==> flow/design.v <==
`timescale 1ns / 1ps
module alu (
      input [3:0] ALU_control, Ain, Bin,
      output reg [3:0] ACC_out,
      output reg V, Z, C,
      input Clk
);
reg [3:0] ALU_out;
always @* begin
    case (ALU_control)
        4'b0001: ALU_out = Ain + Bin;    
        4'b0010: ALU_out = Ain - Bin;    
        4'b0101: ALU_out = Ain & Bin;    
        4'b0110: ALU_out = Ain | Bin;    
        4'b0111: ALU_out = ~Ain;    
        4'b1000: ALU_out = Ain << 1;     
        4'b1100: ALU_out = Ain >> 1;     
        default: ALU_out = 4'b0000;      
    endcase
end
always @(posedge Clk) begin
    ACC_out <= ALU_out;
    V <= (ALU_out[3] == 1) ? 1 : 0;     
    Z <= (ALU_out == 4'b0000) ? 1 : 0;  
    C <= (ALU_out[3] & Bin[3]) ? 1 : 0;  
end
endmodule
# --- Step by step through the tools: alu ---
# What the tools print for alu, step after step.
# Line numbers count from 1 in the design file above.
# Library cell names are shortened.
inputs:
  top: "alu"
  clk_port: "Clk"
  cell_library: "sky130hd"
  pvt_corner: "tt_025C_1v80"

# --- Word-level counts ---
# Yosys after proc, flatten, opt, wreduce and memory -nomap, before mapping. Enables and synchronous resets that opt folds into registers are not counted as muxes. Memory bits, and registers merged into a memory's read port (data or address), are not among the register bits. Print and check cells are not counted. Equal cells are merged and count once.
classes:
  reduce_and_logical: 1
  equal: 7
  mux: 4
  bitwise: 4
  n_addsub: 2
op_table:
  columns: ["op", "n"]
  rows:
  - ["parallel mux 4 bit (select 7 bit)", 1]
  - ["equality test 4 x 3 -> 1 bit (second input constant)", 3]
  - ["equality test 4 bit (second input constant)", 2]
  - ["equality test 4 x 1 -> 1 bit (second input constant)", 1]
  - ["equality test 4 x 2 -> 1 bit (second input constant)", 1]
  - ["adder 4 bit", 1]
  - ["subtractor 4 bit", 1]
  - ["bitwise AND 4 bit", 1]
  - ["OR 4 bit", 1]
  - ["inverter 4 bit", 1]
  - ["logical NOT 4 bit", 1]
  - ["2-to-1 mux 1 bit", 3]
  - ["bitwise AND 1 bit", 1]
bits:
  in_bits: 13
  elab_cells: 22
  ff_bits: 7
  out_inout_bits: 7

# --- Longest topological paths ---
# Yosys ltp: most cells in a row. Word level: on the elaborated netlist, between registers, memories and ports. Mapped: between sequential cells and ports; inverters and the memories' decode and read muxes count.
depth:
  depth_word: 4
  ABC_AREA: 1
  ltp_mapped: 15
  mapped_depth_nobuf: 15

# --- Synthesis result ---
# Yosys stat after the flow's synthesis: flattened, memories mapped to cells. It holds for the ABC_AREA given above (unset counts as 0); a run with the other value may have another netlist.
# The area totals of this step are shown rounded.
mapped:
  ff_cells: 6
  n_buf: 1
  yosys_area_um2: 680
  seqArea_um2: 120
  cells: 115
by_type:
  columns: ["cell", "n", "area_total_um2"]
  rows:
  - ["dfxtp_1", 6, 120.115]
  - ["nand2_1", 25, 93.84]
  - ["nor2_1", 23, 86.333]
  - ["inv_1", 22, 82.579]
  - ["ha_1", 6, 75.072]
  - ["nand3_1", 10, 50.048]
  - ["nand2_2", 4, 25.024]
  - ["fa_1", 1, 20.019]
  - ["nand3_2", 2, 20.019]
  - ["nor2_2", 3, 18.768]
  - ["o22ai_1", 2, 12.512]
  - ["nor2_4", 1, 11.261]
  - ["a21oi_1", 2, 10.01]
  - ["o21ai_0", 2, 10.01]
  - ["xor2_1", 1, 8.758]
  - ["a21o_1", 1, 7.507]
  - ["buf_4", 1, 7.507]
  - ["o31ai_1", 1, 7.507]
# Not listed: further types 2, cells in them 2.

# --- Path before layout ---
# Source: OpenSTA report_checks on the synthesized netlist (no wires, ideal clock, input and output delay 20% of the period each), path of least setup slack; recovery checks are left aside. Register names are those of the netlist, which keeps one name where synthesis merged equal registers.
synth_timing:
  kind: "input to register"
  start: "in Bin[0]"
  end: "reg Z"
  path_stages: 14
  t_first_pin_ps: 688
  arrival_ps: 2175
  n_path_buf: 0
  setup_slack_ps: 1203
  setup_ps: 62
  in_delay_ps: 688
  required_ps: 3378
  period_ps: 3440
  path_delay_ps: 1549
  period_less_setup_slack_ps: 2237
# "path_delay_ps" is the arrival time less input delay plus setup time.
# "path_stages": output pins that drive a net of the path, with the launching flip-flop's if there is one; two outputs of one cell count as two.
# "period_less_setup_slack_ps" is the clock period less the worst setup slack; recovery checks do not enter. This is arithmetic on one report: input and output delays are still those of the set period (20% each).
# Between the ends stands the longest chain of elaborated cells between them, by number of cells; it is not shown to be the way that was timed. Of several equally long chains one is given.
# A line is the first line of the expression or statement that the cell stems from. Yosys adds cells for indexed reads and writes and turns some case tables into memories.
synth_via:
  path_cell_list: "inv_1 > ha_1 > nand2_1 > o21ai_0 > fa_1 > nand2_1 > inv_1 > nor2_1 > nor2_1 > nor2_1 > nand2_1 > nor2_1 > nand2_1 > nor2_2"
  elab_chain_len: 4
  cone_cells: 7
  cone_lines: 6
  cone_classes: "add/sub (2); mux (2); logic (2); reduce/logical (1)"
synth_lines:
  columns: ["item", "line", "rtl"]
  rows:
  - ["start: declaration", 3, "input [3:0] ALU_control, Ain, Bin,"]
  - ["subtractor 4 bit", 12, "4'b0010: ALU_out = Ain - Bin;"]
  - ["parallel mux 4 bit (select 7 bit)", 10, "case (ALU_control)"]
  - ["logical NOT 4 bit", 24, "Z <= (ALU_out == 4'b0000) ? 1 : 0;"]
  - ["2-to-1 mux 1 bit", 24, null]
  - ["end: assignment", 24, null]
  - ["end: declaration", 5, "output reg V, Z, C,"]
# Some nets on the timed path still bear RTL names; the line given drives or declares the net.
synth_nets:
  columns: ["signal", "line"]
  rows:
  - ["ALU_out[2]", 10]

Stored flow runs of alu (2 of them; Yosys, OpenROAD, sky130hd). They differ in their settings and are not a sequence. Constraints: input delay and output delay 20% of the set period each, output load 0.01 pF.

--- run A ---
==> flow/run.sh <==
#!/bin/bash
# the make line also repeats the synthesis and layout settings of config.mk as NAME=value (left out here)
make -C /OpenROAD-flow-scripts/flow DESIGN_CONFIG=/design/flow/config.mk WORK_HOME=/design/flow/orfs CLKGATE_MAP_FILE= finish
==> flow/config.mk <==
export PLATFORM = sky130hd
export DESIGN_NAME = alu
export DESIGN_NICKNAME = alu
export VERILOG_FILES = /design/flow/design.v
export SDC_FILE = /design/flow/constraint.sdc
export NUM_CORES = 4
export LEC_CHECK = 0
export ABC_AREA = 1
export CAP_MARGIN = 20
export CELL_PAD_IN_SITES_DETAIL_PLACEMENT = 0
export CELL_PAD_IN_SITES_GLOBAL_PLACEMENT = 3
export CORE_MARGIN = 10
export CORE_UTILIZATION = 34
export CTS_CLUSTER_DIAMETER = 245
export CTS_CLUSTER_SIZE = 27
export GPL_TIMING_DRIVEN = 0
export PLACE_DENSITY = 0.58
export SETUP_SLACK_MARGIN = 0.12
export SLEW_MARGIN = 20
==> flow/constraint.sdc <==
create_clock -name core_clock -period 5.29 [get_ports {Clk}]
set_input_delay 1.0580 -clock core_clock [delete_from_list [all_inputs] [get_ports {Clk}]]
set_output_delay 1.0580 -clock core_clock [all_outputs]
set_load 0.01 [all_outputs]

==> results, as YAML <==
outcome: "not finished: placement ended with error GPL-0301"

--- run B ---
==> flow/run.sh <==
#!/bin/bash
# the make line also repeats the synthesis and layout settings of config.mk as NAME=value (left out here)
make -C /OpenROAD-flow-scripts/flow DESIGN_CONFIG=/design/flow/config.mk WORK_HOME=/design/flow/orfs CLKGATE_MAP_FILE= finish
==> flow/config.mk <==
export PLATFORM = sky130hd
export DESIGN_NAME = alu
export DESIGN_NICKNAME = alu
export VERILOG_FILES = /design/flow/design.v
export SDC_FILE = /design/flow/constraint.sdc
export NUM_CORES = 4
export LEC_CHECK = 0
export ABC_AREA = 1
export CAP_MARGIN = 20
export CELL_PAD_IN_SITES_DETAIL_PLACEMENT = 0
export CELL_PAD_IN_SITES_GLOBAL_PLACEMENT = 1
export CORE_MARGIN = 7
export CORE_UTILIZATION = 52
export CTS_CLUSTER_DIAMETER = 205
export GPL_ROUTABILITY_DRIVEN = 1
export MAX_ROUTING_LAYER = met5
export SLEW_MARGIN = 20
==> flow/constraint.sdc <==
create_clock -name core_clock -period 1.93 [get_ports {Clk}]
set_input_delay 0.3860 -clock core_clock [delete_from_list [all_inputs] [get_ports {Clk}]]
set_output_delay 0.3860 -clock core_clock [all_outputs]
set_load 0.01 [all_outputs]

==> results, as YAML <==
outcome: "not finished: placement ended with error GPL-0301"
